==> flow/design.v <==
`timescale 1ns / 1ps
module controller(
    input   wire    bus_clk,
    input   wire    rst,
    output  wire    fifo_host_to_fpga_rden_1st, 
    input   wire    fifo_host_to_fpga_empty_1st,
    output  wire    fifo_host_to_fpga_rden_2nd, 
    input   wire    fifo_host_to_fpga_empty_2nd,
    output  wire    fifo_fpga_to_host_wren, 
    input   wire    fifo_fpga_to_host_full,    
    output  wire    a_valid,
    input   wire    a_ready,
    input   wire    result_valid,
    output  wire    result_ready,
    output  wire    fifo_selector,
    output  wire    a_selector,
    output  wire    waiting_frame_en,
    output  wire    a_last,
    input  wire     result_last
    );
    localparam read_fifo_state  = 3'd0;
    localparam adding_state     = 3'd1;
    localparam reconfig_state   = 3'd2;
    localparam write_fifo_state = 3'd3;
    localparam waiting_state    = 3'd4;
    reg     [2:0]   state;
    wire    [2:0]   next_state;
    reg     [7:0]   frame_cnt;
    reg             fifo_selector_reg;
    wire            counter_rst, counter_en, reconfig;
    wire            empty_singal;
    assign fifo_selector = fifo_selector_reg;
    assign empty_singal = (fifo_selector == 1'b0) ? fifo_host_to_fpga_empty_1st : fifo_host_to_fpga_empty_2nd;
    always @(posedge bus_clk) begin
        if (rst || counter_rst)
            frame_cnt <= 8'd0;
        else if (counter_en)
            frame_cnt <= frame_cnt + 8'd1;
    end
    always @(posedge bus_clk) begin
        if (rst)
            fifo_selector_reg <= 1'd0;
        else if (reconfig)
            fifo_selector_reg <= 1'd1;
    end
    always @(posedge bus_clk) begin
        if (rst)
            state <= 3'd0;
        else
            state <= next_state;
    end
    assign next_state = (state == read_fifo_state) ? 
                            (empty_singal) ? read_fifo_state :
                            (!a_ready  ) ? waiting_state :
                            adding_state :
                        (state == adding_state) ?
                            (frame_cnt < 127) ? read_fifo_state :
                            (fifo_selector == 1'b0) ? reconfig_state:
                            write_fifo_state :
                        (state == reconfig_state) ? read_fifo_state :
                        (state == write_fifo_state) ? 
                            (fifo_fpga_to_host_full || result_last == 1'b0) ? write_fifo_state : 
                            read_fifo_state :
                        (state == waiting_state) ? 
                            (!a_ready  ) ? waiting_state :
                            adding_state : 3'bx;
   assign fifo_host_to_fpga_rden_1st    = (fifo_selector == 1'b0 && state == read_fifo_state) ? 1'b1 : 1'b0;
   assign fifo_host_to_fpga_rden_2nd    = (fifo_selector == 1'b1 && state == read_fifo_state) ? 1'b1 : 1'b0;
   assign fifo_fpga_to_host_wren        = (state == write_fifo_state && result_last == 1'b1) ? 1'b1 : 1'b0;
   assign a_valid                       = (state == adding_state) ? 1'b1 : 1'b0;
   assign result_ready                  = (state == reconfig_state) ? 1'b0 : 1'b1;
   assign a_selector                    = (state == waiting_state) ? 1'b1 : 1'b0;
   assign reconfig                      = (state == reconfig_state) ? 1'b1 : 1'b0;
   assign waiting_frame_en              = (state == waiting_state) ? 1'b1 : 1'b0;
   assign counter_en                    = (state == adding_state) ? 1'b1 : 1'b0;
   assign counter_rst                   = (state == reconfig_state || state == write_fifo_state) ? 1'b1 : 1'b0;
   assign a_last                        = (state == adding_state && frame_cnt == 127 && fifo_selector == 1'b1) ? 1'b1 : 1'b0;
endmodule
module sum(
    input   wire            bus_clk,
    input   wire            rst,
    output  wire            fifo_host_to_fpga_rden_1st, 
    input   wire            fifo_host_to_fpga_empty_1st,
    output  wire            fifo_host_to_fpga_rden_2nd, 
    input   wire            fifo_host_to_fpga_empty_2nd,
    output  wire            fifo_fpga_to_host_wren, 
    input   wire            fifo_fpga_to_host_full,
    input   wire    [31:0]  fifo_host_to_fpga_dout_1st,
    input   wire    [31:0]  fifo_host_to_fpga_dout_2nd,
    output  wire    [31:0]  fifo_fpga_to_host_din
    );
    reg  [31:0] sum_reg, waiting_frame;
    wire [31:0]   fifo_data, adder_a_tdata;
    wire a_valid,   a_ready,   result_ready, result_valid, a_last, result_last;
    wire fifo_selector, a_selector, sum_reg_en, waiting_frame_en;
    assign fifo_data = (fifo_selector == 1'b0) ? fifo_host_to_fpga_dout_1st : fifo_host_to_fpga_dout_2nd;
    assign adder_a_tdata = (a_selector == 1'b0) ? fifo_data : waiting_frame;
    controller control_path(
        .bus_clk(bus_clk),
        .rst(rst),
        .fifo_host_to_fpga_rden_1st(fifo_host_to_fpga_rden_1st), 
        .fifo_host_to_fpga_empty_1st(fifo_host_to_fpga_empty_1st),
        .fifo_host_to_fpga_rden_2nd(fifo_host_to_fpga_rden_2nd), 
        .fifo_host_to_fpga_empty_2nd(fifo_host_to_fpga_empty_2nd),
        .fifo_fpga_to_host_wren(fifo_fpga_to_host_wren), 
        .fifo_fpga_to_host_full(fifo_fpga_to_host_full),    
        .a_valid(a_valid),
        .a_ready(a_ready),
        .result_valid(result_valid),
        .result_ready(result_ready),
        .fifo_selector(fifo_selector),
        .a_selector(a_selector),
        .waiting_frame_en(waiting_frame_en),
        .a_last(a_last),
        .result_last(result_last)
    );
    always @(posedge bus_clk) begin
        if (rst)
            waiting_frame <= 32'd0;
        else if (waiting_frame_en)
            waiting_frame <= fifo_data;
    end
    floating_point_0 accumulator(
        .aclk(bus_clk),
        .s_axis_a_tvalid(a_valid),
        .s_axis_a_tready(a_ready),
        .s_axis_a_tdata(adder_a_tdata),
        .s_axis_a_tlast(a_last),
        .m_axis_result_tvalid(result_valid),
        .m_axis_result_tready(result_ready),
        .m_axis_result_tdata(fifo_fpga_to_host_din),
        .m_axis_result_tlast(result_last)
    );
endmodule
# Step by step through the tools: controller
# The steps from the RTL of controller to its reports follow in flow order.
# Line numbers count from 1 in the design file above.
# Operators: Yosys type, input widths -> output width; for muxes data width and select width s.
# Cell names lack the library's common part.
design:
  top: "controller"
  clock: "bus_clk"
  lib: "sky130hd"
  corner: "tt_025C_1v80"

# Word level
# Yosys after proc, flatten, opt, wreduce and memory -nomap, before mapping. Enables and synchronous resets that opt folds into registers are not counted as muxes. Memory bits, and registers merged into a memory's read port (data or address), are not among the register bits. Print and check cells are not counted. Equal cells are merged and count once.
bits:
  reg_bits: 12
  input_bits: 8
  out_inout_bits: 9
  word_cells: 41
classes:
  n_addsub: 1
  compare: 1
  eq_ne: 5
  mux: 20
  bitwise: 2
  n_reduce_logical: 9
ops:
  columns: ["operator", "n"]
  rows:
  - ["$mux 3", 7]
  - ["$mux 1", 11]
  - ["$add 8x1->8 const B", 1]
  - ["$lt 8x7->1 const B", 1]
  - ["$eq 8x7->1 const B", 1]
  - ["$eq 3x2->1 const B", 2]
  - ["$logic_and 1x1->1", 5]
  - ["$mux 2", 2]
  - ["$logic_or 1x1->1", 3]
  - ["$eq 3x1->1 const B", 1]
  - ["$eq 3x3->1 const B", 1]
  - ["$logic_not 3->1", 1]
  - ["$not 1->1", 2]

# Depth
# Depth = most cells in a row (Yosys ltp): at word level without a register or memory, in the mapped netlist without a sequential cell, where the memories' decode and read muxes count.
logic_depth:
  ltp_word: 7
  abc_area: 1
  depth_mapped: 7

# Mapped cells and area
# The flow's flattened synthesis, as Yosys stat reports it; memories are mapped. The netlist is that of the ABC_AREA named above (0 if unset); the other value can give another one.
# Totals and module areas in this step are rounded.
types:
  columns: ["type", "n", "type_area_um2"]
  rows:
  - ["dfxtp_1", 14, 280.269]
  - ["nand2_1", 20, 75.072]
  - ["nand3_1", 11, 55.053]
  - ["inv_1", 14, 52.55]
  - ["nor2_1", 13, 48.797]
  - ["a21oi_1", 8, 40.038]
  - ["o21ai_0", 6, 30.029]
  - ["nor2_4", 2, 22.522]
  - ["clkbuf_8", 1, 13.763]
  - ["ha_1", 1, 12.512]
  - ["nand2_2", 2, 12.512]
  - ["nand2_4", 1, 11.261]
  - ["nand3_2", 1, 10.01]
  - ["a21boi_0", 1, 7.507]
  - ["buf_4", 1, 7.507]
  - ["nand4_1", 1, 6.256]
  - ["or2_2", 1, 6.256]
  - ["nor3_1", 1, 5.005]
  - ["inv_2", 1, 3.754]
mapped:
  cell_count: 100
  yosys_area_um2: 701
  seq_area_um2: 280
  ff_cells: 14

# Path before layout
# OpenSTA on the mapped netlist: ideal clock, no wires. The path of least setup slack (recovery checks aside). Input and output delay are each 20% of the period. Register names are those of the netlist, which keeps one name where synthesis merged equal registers.
synth_timing:
  path_kind: "flip-flop to output port"
  from: "register frame_cnt[0]"
  to: "output a_last"
  tclk_ns: 1.61
  t_first_pin_ns: 0.000
  arrival_time_ns: 1.070
  required_time_ns: 1.288
  slack_ns: 0.218
  path_delay_ns: 1.070
  driving_pins: 6
  path_buffers: 0
  period_less_setup_slack_ns: 1.392
# "path_delay_ns" is the arrival time less input delay plus setup time.
# A path that ends at an output port has no setup time.
# "driving_pins": output pins that drive a net of the path, with the launching flip-flop's if there is one; two outputs of one cell count as two.
# "period_less_setup_slack_ns" is the clock period less the worst setup slack; recovery checks do not enter. This is arithmetic on one report: input and output delays are still those of the set period (20% each).
# The rows between start and end are the longest chain of elaborated cells between them; the timing report does not say that the signal goes this way. Where chains are equally long, one stands for them.
# A line is the first line of the expression or statement that the cell stems from. Yosys adds cells for indexed reads and writes and turns some case tables into memories.
synth_between:
  path_cell_list: "dfxtp_1 > ha_1 > nand2_1 > nor2_1 > nand2_1 > nor3_1"
  elab_chain_len: 4
  cells_between: 4
  cone_lines: 1
  classes_between: "eq/ne: 1; mux: 1; reduce/logical: 2"
synth_rtl:
  columns: ["item", "line", "text"]
  rows:
  - ["start: declaration", 28, "reg     [7:0]   frame_cnt;"]
  - ["start: assignment", 36, "frame_cnt <= 8'd0;"]
  - ["start: assignment", 38, "frame_cnt <= frame_cnt + 8'd1;"]
  - ["$eq 8x7->1", 77, "assign a_last                        = (state == adding_state && frame_cnt == 127 && fifo_selector == 1'b1) ? ..."]
  - ["$logic_and 1x1->1 x2", 77, null]
  - ["$mux 1", 77, null]
  - ["end: declaration", 18, "output  wire    a_last,"]

# Timing after layout
# Path of least setup slack in the final report of stored run 1 (OpenROAD, finished layout, wires in). Where an end is a register, its clock arrival counts in the times.
layout_timing:
  path_kind: "flip-flop to output port"
  from: "register state"
  to: "output a_valid"
  tclk_ns: 1.79
  t_first_pin_ns: 0.25
  arrival_time_ns: 1.31
  required_time_ns: 1.43
  slack_ns: 0.12
  driving_pins: 3
  path_buffers: 2
# An end named without its bit number is one bit of that signal or, where synthesis recoded a state register, one of its new flip-flops.
# The rows between start and end are the longest chain of elaborated cells between them; the timing report does not say that the signal goes this way. Where chains are equally long, one stands for them.
layout_between:
  path_cell_list: "dfxtp_1 > buf_4 > clkdlybuf4s50_1"
  elab_chain_len: 2
  cells_between: 2
  classes_between: "eq/ne: 1; mux: 1"
layout_rtl:
  columns: ["item", "line", "text"]
  rows:
  - ["start: declaration", 26, "reg     [2:0]   state;"]
  - ["start: assignment", 48, "state <= 3'd0;"]
  - ["start: assignment", 50, "state <= next_state;"]
  - ["$eq 3x1->1", 70, "assign a_valid                       = (state == adding_state) ? 1'b1 : 1'b0;"]
  - ["$mux 1", 70, null]
  - ["end: declaration", 11, "output  wire    a_valid,"]

# Record of 2 stored runs of the RTL-to-layout flow on controller, platform sky130hd. The runs are unordered. Constraints: input delay and output delay 20% of the set period each, output load 0.01 pF.
# By "timing.worst_path_ns" is meant the share of the clock period that the worst setup path is allowed (20% is reserved at inputs, 20% at outputs), minus its slack. Clock arrival times at its registers enter into it.
# Results are given in rounded form.
runs:
  - name: "stored run 1"
    settings:
      period_ns: 1.79
      CORE_UTILIZATION: 16
      SETUP_SLACK_MARGIN: 0.04
      PLACE_DENSITY_LB_ADDON: 0.15
      CORE_ASPECT_RATIO: 0.61
      CELL_PAD_IN_SITES_GLOBAL_PLACEMENT: 3
      ABC_AREA: 1
      CTS_CLUSTER_SIZE: 56
      CAP_MARGIN: 30
      CORE_MARGIN: 2
      SLEW_MARGIN: 20
    results:
      yosys.chip_area_um2: 701
      die_footprint_um2: 4940
      layout_utilization_pct: 25.7
      worst_setup_slack_ns: 0.121
      tns_ns: 0.000
      timing.worst_path_ns: 1.31
      critical_path_kind: "flip-flop to output port"
  - name: "stored run 2"
    settings:
      period_ns: 0.834
      CORE_UTILIZATION: 40
      PLACE_DENSITY_LB_ADDON: 0.14
      CORE_ASPECT_RATIO: 1.12
      CORE_MARGIN: 5
      TNS_END_PERCENT: 95
      ABC_AREA: 1
      GPL_TIMING_DRIVEN: 1
      CTS_CLUSTER_SIZE: 84
      CAP_MARGIN: 40
      SLEW_MARGIN: 20
    results:
      yosys.chip_area_um2: 701
      die_footprint_um2: 2690
      layout_utilization_pct: 74.0
      worst_setup_slack_ns: -0.577
      tns_ns: -5.03
      timing.worst_path_ns: 1.24
      critical_path_kind: "flip-flop to output port"
